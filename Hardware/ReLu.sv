==> flow/design.v <==
`timescale 1ns/1ns
`default_nettype none
module ReLu #(
    parameter Input_WIDTH = 16,
    parameter FRACTION = 14
)
(
    input wire clk,
    input wire valid,
    input wire [Input_WIDTH - 1 : 0] x,
    output reg signed [Input_WIDTH - 1 : 0] out,
    output reg out_ready
);
always @(posedge clk) 
begin
    out_ready <= 1'b0;
    if (valid) begin
        if (x[$high(x)]) begin
            out <= 'b0;
        end
        else begin
            out <= x;
        end
        out_ready <= 1'b1;
    end
end
endmodule
`default_nettype wire
# --- Tool chain data of ReLu ---
# Tool output for the design above, in the order of the flow.
# Line numbers count from 1 in the design file above.
# Operators: Yosys type, input widths -> output width; for muxes data width and select width s.
setup:
  top: "ReLu"
  clock: "clk"
  library: "sky130hd"
  corner: "tt_025C_1v80"

# --- After elaboration ---
# Counts by Yosys on the flattened word-level netlist (proc, flatten, opt, wreduce; memories kept). Register bits leave out memories and registers merged into their read ports (data or address); mux counts leave out enables and synchronous resets folded into registers. Print and check cells are left out. Cells with the same type and inputs are merged into one.
op_classes:
  mux: 1
ops:
  columns: ["cell", "count"]
  rows:
  - ["$mux 1", 1]
bits:
  regBits: 17
  out_inout_bits: 17

# --- Logic depth ---
# Longest topological path by Yosys (ltp), each cell counted once; first at word level (registers and memories cut), then after technology mapping (sequential cells cut; the memories' decode and read muxes count).
depth:
  word_depth: 1
  ABC_AREA: 0
  ltp_mapped: 2
  depth_no_buf: 1

# --- Mapped cells and area ---
# Yosys stat after the flow's synthesis: flattened, memories mapped to cells. It holds for the ABC_AREA given above (unset counts as 0); a run with the other value may have another netlist.
synth_totals:
  area_um2: 614.3
  ffs: 16
  buffers: 2
  mapped_cells: 34
by_type:
  columns: ["cell", "count", "type_area_um2"]
  rows:
  - ["sky130_fd_sc_hd__edfxtp_1", 15, 450.432]
  - ["sky130_fd_sc_hd__nor2b_2", 7, 61.309]
  - ["sky130_fd_sc_hd__and2b_2", 3, 26.275]
  - ["sky130_fd_sc_hd__dfxtp_1", 1, 20.019]
  - ["sky130_fd_sc_hd__nor2b_1", 3, 18.768]
  - ["sky130_fd_sc_hd__and2b_1", 2, 15.014]
  - ["sky130_fd_sc_hd__buf_6", 1, 11.261]
  - ["sky130_fd_sc_hd__buf_4", 1, 7.507]
  - ["sky130_fd_sc_hd__conb_1", 1, 3.754]

# --- Path before layout ---
# Path of least setup slack by OpenSTA after synthesis, without wires, with an ideal clock, recovery checks aside; 20% of the period is set as input and as output delay. Where synthesis merged equal registers, the netlist keeps one of their names.
synth_path:
  path_kind: "input port to flip-flop"
  start: "input x[15]"
  end: "register out[12]"
  path_buffers: 0
  stages: 1
  clock_period_ps: 522
  arrival_time_ps: 285
  slack_ps: -18
  required_ps: 267
  path_delay_ps: 436
  period_less_setup_slack_ps: 540
# "path_delay_ps" = arrival - input delay + setup time.
# "stages": output pins that drive a net of the path, with the launching flip-flop's if there is one; two outputs of one cell count as two.
# "period_less_setup_slack_ps" is the clock period less the worst setup slack; recovery checks do not enter. This is arithmetic on one report: input and output delays are still those of the set period (20% each).
synth_via:
  path_cell_list: "sky130_fd_sc_hd__and2b_2"
  elab_chain_cells: 0
  cone_cells: 0
  lines_between: 0
synth_lines:
  columns: ["element", "line_no", "source"]
  rows:
  - ["from (decl)", 10, "input wire [Input_WIDTH - 1 : 0] x,"]
  - ["to (assign)", 19, "out <= 'b0;"]
  - ["to (assign)", 22, "out <= x;"]
  - ["to (decl)", 11, "output reg signed [Input_WIDTH - 1 : 0] out,"]

# --- Path in the finished layout ---
# Path of least setup slack in the final report of job 2 (OpenROAD, finished layout, wires in). Where an end is a register, its clock arrival counts in the times.
# The report prints the path's times to 10 ps; the period is as set.
layout_path:
  path_kind: "flip-flop to output port"
  start: "register out[2]"
  end: "output out[2]"
  required_ps: 570
  slack_ps: -230
  stages: 2
  output_delay_ps: 140
  path_buffers: 1
  arrival_time_ps: 800
  clock_period_ps: 716
layout_via:
  path_cell_list: "sky130_fd_sc_hd__edfxtp_1 sky130_fd_sc_hd__buf_2"
  elab_chain_cells: 0
  cone_cells: 0
  lines_between: 0
layout_lines:
  columns: ["element", "line_no", "source"]
  rows:
  - ["from (decl)", 11, "output reg signed [Input_WIDTH - 1 : 0] out,"]
  - ["from (assign)", 19, "out <= 'b0;"]
  - ["from (assign)", 22, "out <= x;"]
  - ["to (decl)", 11, null]

# Measured results for ReLu: 2 stored runs of the Yosys and OpenROAD flow on sky130hd. The settings differ; the order carries no meaning. The constraints put input and output delay at 20% of the set period each and load the outputs with 0.01 pF.
# "period_reached_ps" is the run's clock period less its worst setup slack. It is reckoned from that one timing run; input and output delays stay at 20% of the period that was set.
# "critical_path_time_ps": the worst setup path's part of the clock period (all of it between registers, 20% less for each end at a port) less its slack. A launch clock that arrives late makes it longer, a capture clock that arrives late makes it shorter.
# "total_power_uw" is the tool's figure for a default switching activity; nothing was simulated.
# "critical_path_time_ps" is known to 10 ps.
runs:
  - name: "job 1"
    settings:
      period_ns: 0.354
      CORE_UTILIZATION: 60
      PLACE_DENSITY_LB_ADDON: 0.21
      CORE_ASPECT_RATIO: 0.59
      CORE_MARGIN: 5
      TNS_END_PERCENT: 95
      CAP_MARGIN: 20
      SLEW_MARGIN: 20
    outcome: "not finished: floorplanning ended with error PDN-0185"
  - name: "job 2"
    settings:
      period_ns: 0.716
      CAP_MARGIN: 20
      CORE_MARGIN: 2
      CORE_UTILIZATION: 40
      SLEW_MARGIN: 20
    results:
      synthesis_area_um2: 614.3
      critical_path_time_ps: 800
      worst_setup_path_type: "flip-flop to output port"
      post_route_util_pct: 65.1
      design_die_area_um2: 1865.4
      total_power_uw: 1904
      period_reached_ps: 941
      setup_ws_ps: -225
