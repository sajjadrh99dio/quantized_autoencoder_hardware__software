==> flow/design.v <==
`timescale 1ns/1ns
`default_nettype none
module clip #(
    parameter Input_WIDTH = 16,
    parameter Input_FRACTION = 12,
    parameter Output_WIDTH = 12,
    parameter Output_FRACTION = 10
)
(
    input wire clk,
    input wire valid,
    input wire [Input_WIDTH - 1 : 0] x,
    output reg signed [Output_WIDTH - 1 : 0] out,
    output reg out_ready
);
reg [Output_WIDTH - 1 : 0] max = {1'b0, {(Output_WIDTH - 1){1'b1}}};
reg [Output_WIDTH - 1 : 0] min = {1'b1, {(Output_WIDTH - 1){1'b0}}};
reg [Output_WIDTH + (Input_FRACTION - Output_FRACTION) - 1 : 0] aligned_min = min << (Input_FRACTION - Output_FRACTION);
reg [Output_WIDTH + (Input_FRACTION - Output_FRACTION) - 1 : 0] aligned_max = max << (Input_FRACTION - Output_FRACTION);
always @(posedge clk) 
begin
    out_ready <= 1'b0;
    if (valid) begin
        if ($signed(x) >= $signed(aligned_max)) begin
            out <= max;
        end
        else if ($signed(x) <= $signed(aligned_min)) begin
            out <= min;
        end
        else begin
            out <= {x[$high(x)],x[Input_FRACTION - Output_FRACTION +: Output_WIDTH - 1]};
        end
        out_ready <= 1'b1;
    end
end
endmodule
`default_nettype wire
# --- From RTL to reports: clip ---
# The steps from the RTL of clip to its reports follow in flow order.
# Line numbers count from 1 in the design file above.
design:
  design: "clip"
  clock_port: "clk"
  lib: "sky130hd"
  corner: "tt_025C_1v80"

# --- Elaborated design ---
# Counts by Yosys on the flattened word-level netlist (proc, flatten, opt, wreduce; memories kept). Register bits leave out memories and registers merged into their read ports (data or address); mux counts leave out enables and synchronous resets folded into registers. Print and check cells are left out. Cells with the same type and inputs are merged into one.
classes:
  n_cmp: 2
  mux: 2
op_table:
  columns: ["cell", "n"]
  rows:
  - ["16-bit by 14-bit >= comparator with 1-bit output (second input constant)", 1]
  - ["16-bit by 14-bit <= comparator with 1-bit output (second input constant)", 1]
  - ["12-bit 2-to-1 mux", 1]
  - ["1-bit 2-to-1 mux", 1]
word_totals:
  reg_bits: 13
  inputBits: 18
  out_inout_bits: 13
  wordCells: 6

# --- Longest topological paths ---
# Depth = most cells in a row (Yosys ltp): at word level without a register or memory, in the mapped netlist without a sequential cell, where the memories' decode and read muxes count.
logic_depth:
  depth_word: 2
  ABC_AREA: 0
  mapped_depth: 2
  ltp_nobuf: 2

# --- Mapped cells and area ---
# Source: synth_stat.txt of the flow (Yosys; design flattened, memories mapped). It holds for the ABC_AREA given above (unset counts as 0); a run with the other value may have another netlist.
# The area totals of this step are shown rounded.
mapped:
  cells: 41
  area_um2: 532
  sequential_area_um2: 380
  ff_cells: 13
  buffers: 1
types:
  columns: ["cell_type", "n", "area_total_um2"]
  rows:
  - ["sky130_fd_sc_hd__edfxtp_1", 12, 360.346]
  - ["sky130_fd_sc_hd__inv_1", 10, 37.536]
  - ["sky130_fd_sc_hd__o21ai_0", 6, 30.029]
  - ["sky130_fd_sc_hd__dfxtp_1", 1, 20.019]
  - ["sky130_fd_sc_hd__a21boi_4", 1, 18.768]
  - ["sky130_fd_sc_hd__a21boi_0", 2, 15.014]
  - ["sky130_fd_sc_hd__o21ai_1", 3, 15.014]
  - ["sky130_fd_sc_hd__o22ai_1", 2, 12.512]
  - ["sky130_fd_sc_hd__o21bai_2", 1, 11.261]
  - ["sky130_fd_sc_hd__nor2_1", 2, 7.507]
  - ["sky130_fd_sc_hd__clkbuf_1", 1, 3.754]

# --- Path before layout ---
# Source: OpenSTA report_checks on the synthesized netlist (no wires, ideal clock, input and output delay 20% of the period each), path of least setup slack; recovery checks are left aside. Register names are those of the netlist, which keeps one name where synthesis merged equal registers.
synth_timing:
  path_type: "input-to-reg"
  start: "input port x[13]"
  end: "register out[0]"
  period_ps: 838
  input_delay_ps: 168
  setup_ps: 271
  t_first_pin_ps: 168
  arrival_ps: 480
  t_required_ps: 567
  path_slack_ps: 87
  path_delay_ps: 583
  driving_pins: 2
  n_path_buf: 0
  synth_period_reached_ps: 751
# "path_delay_ps" = arrival - input delay + setup time.
# "driving_pins": output pins that drive a net of the path, with the launching flip-flop's if there is one; two outputs of one cell count as two.
# "synth_period_reached_ps" = period - worst setup slack (recovery checks aside). The figure is calculated, with input and output delays left at 20% of the set period.
# Between the ends stands the longest chain of elaborated cells between them, by number of cells; it is not shown to be the way that was timed. Of several equally long chains one is given.
# A line is the first line of the expression or statement that the cell stems from. Yosys adds cells for indexed reads and writes and turns some case tables into memories.
# A register here has more assigning lines than the two given.
synth_via:
  path_cell_list: "sky130_fd_sc_hd__o21bai_2 > sky130_fd_sc_hd__o21ai_0"
  elab_chain_cells: 2
  cells_between: 3
  lines_between: 2
  cone_classes: "2 x compare; 1 x mux"
synth_lines:
  columns: ["element", "line_no", "source"]
  rows:
  - ["start: declaration", 12, "input wire [Input_WIDTH - 1 : 0] x,"]
  - ["16-bit by 14-bit <= comparator with 1-bit output", 27, "else if ($signed(x) <= $signed(aligned_min)) begin"]
  - ["12-bit 2-to-1 mux", 27, null]
  - ["end: assignment", 25, "out <= max;"]
  - ["end: assignment", 28, "out <= min;"]
  - ["end: declaration", 13, "output reg signed [Output_WIDTH - 1 : 0] out,"]

# --- Timing after layout ---
# Path of least setup slack in the final report of job 1 (OpenROAD, finished layout, wires in). Where an end is a register, its clock arrival counts in the times.
# The path's times are printed in steps of 10 ps; the period is the one set.
layout_timing:
  path_type: "reg-to-output"
  start: "register out[9]"
  end: "output port out[9]"
  period_ps: 595
  output_delay_ps: 120
  t_first_pin_ps: 260
  arrival_ps: 800
  t_required_ps: 480
  path_slack_ps: -330
  driving_pins: 2
  n_path_buf: 1
# A register here has more assigning lines than the two given.
layout_via:
  path_cell_list: "sky130_fd_sc_hd__edfxtp_1 > sky130_fd_sc_hd__buf_2"
  elab_chain_cells: 0
  cells_between: 0
  lines_between: 0
layout_lines:
  columns: ["element", "line_no", "source"]
  rows:
  - ["start: declaration", 13, "output reg signed [Output_WIDTH - 1 : 0] out,"]
  - ["start: assignment", 25, "out <= max;"]
  - ["start: assignment", 28, "out <= min;"]
  - ["end: declaration", 13, null]

# Module clip, platform sky130hd: 2 stored runs of the flow (Yosys, OpenROAD) with differing settings, in no particular order. Input and output delays are each 20% of the period that was set; the output load is 0.01 pF.
# By "final_power_uw" is meant OpenSTA's value without simulated activity: inputs other than the clock are taken to toggle once in ten clock periods, and the tool carries that through the logic.
# The measured numbers are rounded.
runs:
  - name: "job 1"
    settings:
      period_ns: 0.595
      CORE_UTILIZATION: 25
      CORE_ASPECT_RATIO: 0.85
      CELL_PAD_IN_SITES_DETAIL_PLACEMENT: 0
      TNS_END_PERCENT: 85
      CTS_CLUSTER_DIAMETER: 389
      CAP_MARGIN: 35
      CORE_MARGIN: 2
      SLEW_MARGIN: 20
    results:
      synth_chip_area_um2: 532
      design_die_area_um2: 2510
      finalUtil_pct: 44.4
      fin_ws_ps: -326
      fin_tns_ps: -3700
      final_power_uw: 2040
  - name: "job 2"
    settings:
      period_ns: 0.571
      CORE_UTILIZATION: 40
      SETUP_SLACK_MARGIN: 0.07
      PLACE_DENSITY: 0.6
      TNS_END_PERCENT: 50
      GPL_TIMING_DRIVEN: 0
      CTS_CLUSTER_SIZE: 89
      CAP_MARGIN: 15
      CORE_MARGIN: 2
      SLEW_MARGIN: 20
    results:
      synth_chip_area_um2: 532
      design_die_area_um2: 1640
      finalUtil_pct: 68.9
      fin_ws_ps: -336
      fin_tns_ps: -3970
      final_power_uw: 2140
